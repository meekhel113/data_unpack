==> flow/design.v <==
module data_unpack
(
  input wire clk,      
  input wire rst,      
  output logic ready_out,      
  input wire valid_in,         
  input wire [31:0] data_in,   
  input wire sop_in,           
  input wire eop_in,           
  output logic valid_out,        
  output logic [6:0] data_out,   
  output logic sop_out,          
  output logic eop_out           
);
  logic first_packet;
  logic last_packet;
  logic eop_reg;
  logic sop_reg;
  logic valid_ready;
  logic restart;
  assign sop_out = first_packet & sop_reg; 
  assign eop_out = last_packet & eop_reg;
  assign valid_ready = valid_in & ready_out;     
  gearbox # (
    .IN_WIDTH  (32 ),
    .OUT_WIDTH (7  )
  ) 
  gearbox_inst (
    .rst( rst | restart),
    .valid_in (valid_ready),
    .*
  );
  assign ready_out = ~valid_out & ~restart;
  always_ff@(posedge clk)
  begin : PACKET_FLAGS
    if(rst) 
    begin
      eop_reg = '0;
      sop_reg = '0;
    end
    else
      if(valid_ready)
      begin
        eop_reg = eop_in;
        sop_reg = sop_in;
      end
  end
  always_ff@(posedge clk)
  begin
    if(rst)
      restart <= '0;
    else
      if(eop_out)
        restart <= 1;
      else
        restart <= 0;
  end
endmodule
module gearbox
# (
    parameter IN_WIDTH = 32,     
    parameter OUT_WIDTH = 7      
)
(
  input   wire            clk,     
  input   wire            rst,      
  input   wire                      valid_in,    
  input   wire    [IN_WIDTH-1:0]    data_in,     
  output  logic                     valid_out,   
  output  logic   [OUT_WIDTH-1:0]   data_out,    
  output  logic                     first_packet,  
  output  logic                     last_packet    
);
logic   [IN_WIDTH+OUT_WIDTH-1:0]          build_reg;   
logic   [$clog2(IN_WIDTH+OUT_WIDTH)-1:0]  valid_bits;    
assign valid_out = valid_bits <= IN_WIDTH;
assign first_packet = (valid_bits <= OUT_WIDTH);
assign last_packet = (valid_bits <= IN_WIDTH) && (valid_bits > (IN_WIDTH - OUT_WIDTH));
always_ff@(posedge clk)
begin : VALID_DELTA
  if(rst)
    valid_bits <= $size(build_reg);
  else
    case({valid_out, valid_in})
    2'b01: valid_bits <= valid_bits - IN_WIDTH;
    2'b10: valid_bits <= valid_bits + OUT_WIDTH;
    2'b11: valid_bits <= valid_bits - IN_WIDTH + OUT_WIDTH;
    endcase
end
always_ff@(posedge clk)
begin : BUILD_SHIFT
  if(rst) 
  begin
    build_reg <= 0;
  end
  else
    if(valid_in)
      build_reg <= {data_in, (build_reg[$size(build_reg)-1 -: OUT_WIDTH])};
    else if(valid_out) 
      begin
      end
end
assign data_out = build_reg[(valid_bits) +: OUT_WIDTH];
endmodule
Tool chain data of data_unpack
Tool output for the design above, in the order of the flow.
Line numbers count from 1 in the design file above.
Library cell names are shortened.
The mark -- stands for no value.

design
  design top = data_unpack
  clock input = clk
  standard-cell library = sky130hd
  timing corner = tt_025C_1v80

Word-level counts
Counts by Yosys on the flattened word-level netlist (proc, flatten, opt, wreduce; memories kept). Register bits leave out memories and registers merged into their read ports (data or address). Print and check cells are left out. Cells with the same type and inputs are merged into one.

word-level totals
  register bits after elaboration = 48
  latch bits = 0
  RAM bits = 0
  bits in read-only memories = 0
  word width x clocked read ports = 0
  memories kept = 0
  input bits = 37
  output and inout port bits = 11

cells by class
  add/subtract/negate cells = 3
  multiply operators = 0
  divide/modulo/power cells = 0
  magnitude comparators = 3
  eq/ne operators = 3
  shift-type cells = 1
  muxes and demuxes = 2
  bitwise operators = 7
  reductions and logical operators = 2

operators with widths
  operator                                                                           count
  39-bit by 7-bit variable part select with 7-bit output                             1
  6-bit parallel mux with 3-bit select                                               1
  6-bit by 3-bit adder with 6-bit output (second input constant)                     2
  6-bit by 3-bit less-or-equal comparator with 1-bit output (second input constant)  1
  6-bit by 5-bit greater-than comparator with 1-bit output (second input constant)   1
  6-bit subtractor (second input constant)                                           1
  6-bit less-or-equal comparator (second input constant)                             1
  1-bit AND                                                                          4
  2-bit equality test (second input constant)                                        2
  3-bit nonzero test                                                                 1
  1-bit inverter                                                                     2
  2-bit by 1-bit equality test with 1-bit output (second input constant)             1
  1-bit bitwise OR                                                                   1
  1-bit logical AND                                                                  1
  1-bit 2-to-1 mux                                                                   1

Depth
Depth = most cells in a row (Yosys ltp): at word level without a register or memory, in the mapped netlist without a sequential cell, where the memories' decode and read muxes count.

logic depth
  depth in word-level cells = 6
  ABC_AREA = 0
  mapped depth = 13
  mapped depth without buffers = 7

Synthesis result
The flow's flattened synthesis, as Yosys stat reports it; memories are mapped. The netlist is that of the ABC_AREA named above (0 if unset); the other value can give another one.
Totals and module areas in this step are rounded.

synthesis totals
  standard cells after synthesis = 408
  cell area after synthesis = 3400 µm²
  area of sequential cells = 960 µm²
  mapped flip-flops = 48
  buffer cells = 35

cells by type
  type      count  total area (µm²)
  dfxtp_1   48     960.922
  nand2_1   107    401.635
  mux2i_1   37     370.355
  mux4_2    15     337.824
  a21oi_1   47     235.226
  mux2_2    9      101.347
  buf_6     6      67.565
  nor2b_1   10     62.56
  nor2_1    14     52.55
  buf_4     6      45.043
  clkbuf_1  12     45.043
  buf_12    2      40.038
  nand3_1   8      40.038
  a22oi_1   5      37.536
  ha_1      3      37.536
  nand2b_1  6      37.536
  buf_2     7      35.034
  o21ai_0   6      30.029

Other cell types: 39; their cells: 60.
The figures by module come from a second, unflattened synthesis with its own total; it is not the netlist above.

second synthesis, totals
  cells (unflattened synthesis) = 376
  area total of the unflattened synthesis = 3400 µm²

Each row is one instance without its submodules.

modules
  module       times used  cells  area (µm²)
  gearbox      1           361    3300
  data_unpack  1           15     150

Timing after synthesis
Source: OpenSTA report_checks on the synthesized netlist (no wires, ideal clock, input and output delay 20% of the period each), path of least setup slack; recovery checks are left aside. Register names are those of the netlist, which keeps one name where synthesis merged equal registers.

timing path post-synthesis
  kind = reg-to-output
  start = register gearbox_inst.valid_bits[0]
  end = output port eop_out
  period = 3390 ps
  external output delay = 678 ps
  time at the first pin = 0 ps
  arrival time = 1845 ps
  data required time = 2712 ps
  setup slack = 867 ps
  path delay = 1845 ps
  stages = 9
  buffers on the path = 2
  synthesis period reached = 2523 ps

"path delay" is the arrival time less input delay plus setup time.
At an output port there is no setup time.
"stages" counts driving pins, that of a launching flip-flop among them; a cell with two outputs on the path counts twice.
"synthesis period reached" = period - worst setup slack (recovery checks aside). The figure is calculated, with input and output delays left at 20% of the set period.
The rows between start and end are the longest chain of elaborated cells between them; the timing report does not say that the signal goes this way. Where chains are equally long, one stands for them.
A line is the first line of the expression or statement that the cell stems from. Yosys adds cells for indexed reads and writes and turns some case tables into memories.
At most two assigning lines are given for a register; there are more.

on the way, post-synthesis
  cell sequence = dfxtp_1 -> buf_4 -> clkinv_1 -> buf_2 -> ha_1 -> nor2b_1 -> nor3b_1 -> nand2_1 -> a21oi_1
  cells in the longest elaborated chain = 3
  elaborated cells between the ends (all ways) = 4

RTL lines, path post-synthesis
  item                            line  RTL
  start: declaration              75    logic   [$clog2(IN_WIDTH+OUT_WIDTH)-1:0]  valid_bits;
  start: assignment               82    valid_bits <= $size(build_reg);
  start: assignment               85    2'b01: valid_bits <= valid_bits - IN_WIDTH;
  6-bit less-or-equal comparator  78    assign last_packet = (valid_bits <= IN_WIDTH) && (valid_bits > (IN_WIDTH - OUT_WIDTH));
  1-bit logical AND               78
  1-bit AND                       22    assign eop_out = last_packet & eop_reg;
  end: declaration                13    output logic eop_out

Path in the finished layout
From the final timing report of flow run B: the path of least setup slack in the routed layout; clock arrival at registers is part of the times.
The report prints the path's times to 10 ps; the period is as set.

timing path post-layout
  kind = reg-to-output
  start = register gearbox_inst.valid_bits[1]
  end = output port data_out[3]
  period = 2160 ps
  external output delay = 430 ps
  time at the first pin = 300 ps
  arrival time = 2270 ps
  data required time = 1730 ps
  setup slack = -540 ps
  stages = 9
  buffers on the path = 3

The rows between start and end are the longest chain of elaborated cells between them; the timing report does not say that the signal goes this way. Where chains are equally long, one stands for them.
At most two assigning lines are given for a register; there are more.

on the way, post-layout
  cell sequence = dfxtp_4 -> buf_12 -> buf_6 -> mux2i_2 -> mux4_2 -> nor2_2 -> a21oi_2 -> o221ai_2 -> buf_2
  cells in the longest elaborated chain = 1
  elaborated cells between the ends (all ways) = 1

RTL lines, path post-layout
  item                                                    line  RTL
  start: declaration                                      75    logic   [$clog2(IN_WIDTH+OUT_WIDTH)-1:0]  valid_bits;
  start: assignment                                       82    valid_bits <= $size(build_reg);
  start: assignment                                       85    2'b01: valid_bits <= valid_bits - IN_WIDTH;
  39-bit by 7-bit variable part select with 7-bit output  103   assign data_out = build_reg[(valid_bits) +: OUT_WIDTH];
  end: declaration                                        11    output logic [6:0] data_out,

Data sheet: physical implementation of data_unpack

Flow measurements of data_unpack on sky130hd: 2 stored runs with different settings, listed in no order. Input and output delays are each 20% of the period that was set; the output load is 0.01 pF.
"period reached": clock period set for the run, less the worst setup slack. It is reckoned from that one timing run; input and output delays stay at 20% of the period that was set.
"total power after layout": no workload was simulated; the value follows from the tool's default switching activity.
Values from the reports are rounded here.
A setting shown as . is not set for that run.
Among the results, . means that no value is shown for the run.

name                                          flow run A  flow run B
period_ns                                     1.7         2.16
CORE_UTILIZATION                              59          25
SETUP_SLACK_MARGIN                            0.34        0.43
CELL_PAD_IN_SITES_GLOBAL_PLACEMENT            0           .
CELL_PAD_IN_SITES_DETAIL_PLACEMENT            0           .
ABC_AREA                                      0           .
CTS_CLUSTER_SIZE                              81          .
CTS_CLUSTER_DIAMETER                          196         .
MAX_ROUTING_LAYER                             met5        met5
CAP_MARGIN                                    20          5
CORE_MARGIN                                   2           4
SLEW_MARGIN                                   20          5
PLACE_DENSITY_LB_ADDON                        .           0.24
MIN_ROUTING_LAYER                             .           met2
Yosys chip area after synthesis (µm²)         .           3400
full die area (µm²)                           .           16000
standard-cell area of the final layout (µm²)  .           6400
setup slack of the worst path (ps)            .           -540
setup TNS (ps)                                .           -17000
total power after layout (µW)                 .           3300
period reached (ps)                           .           2703

Flow run A: unfinished; error DPL-0038 in routing
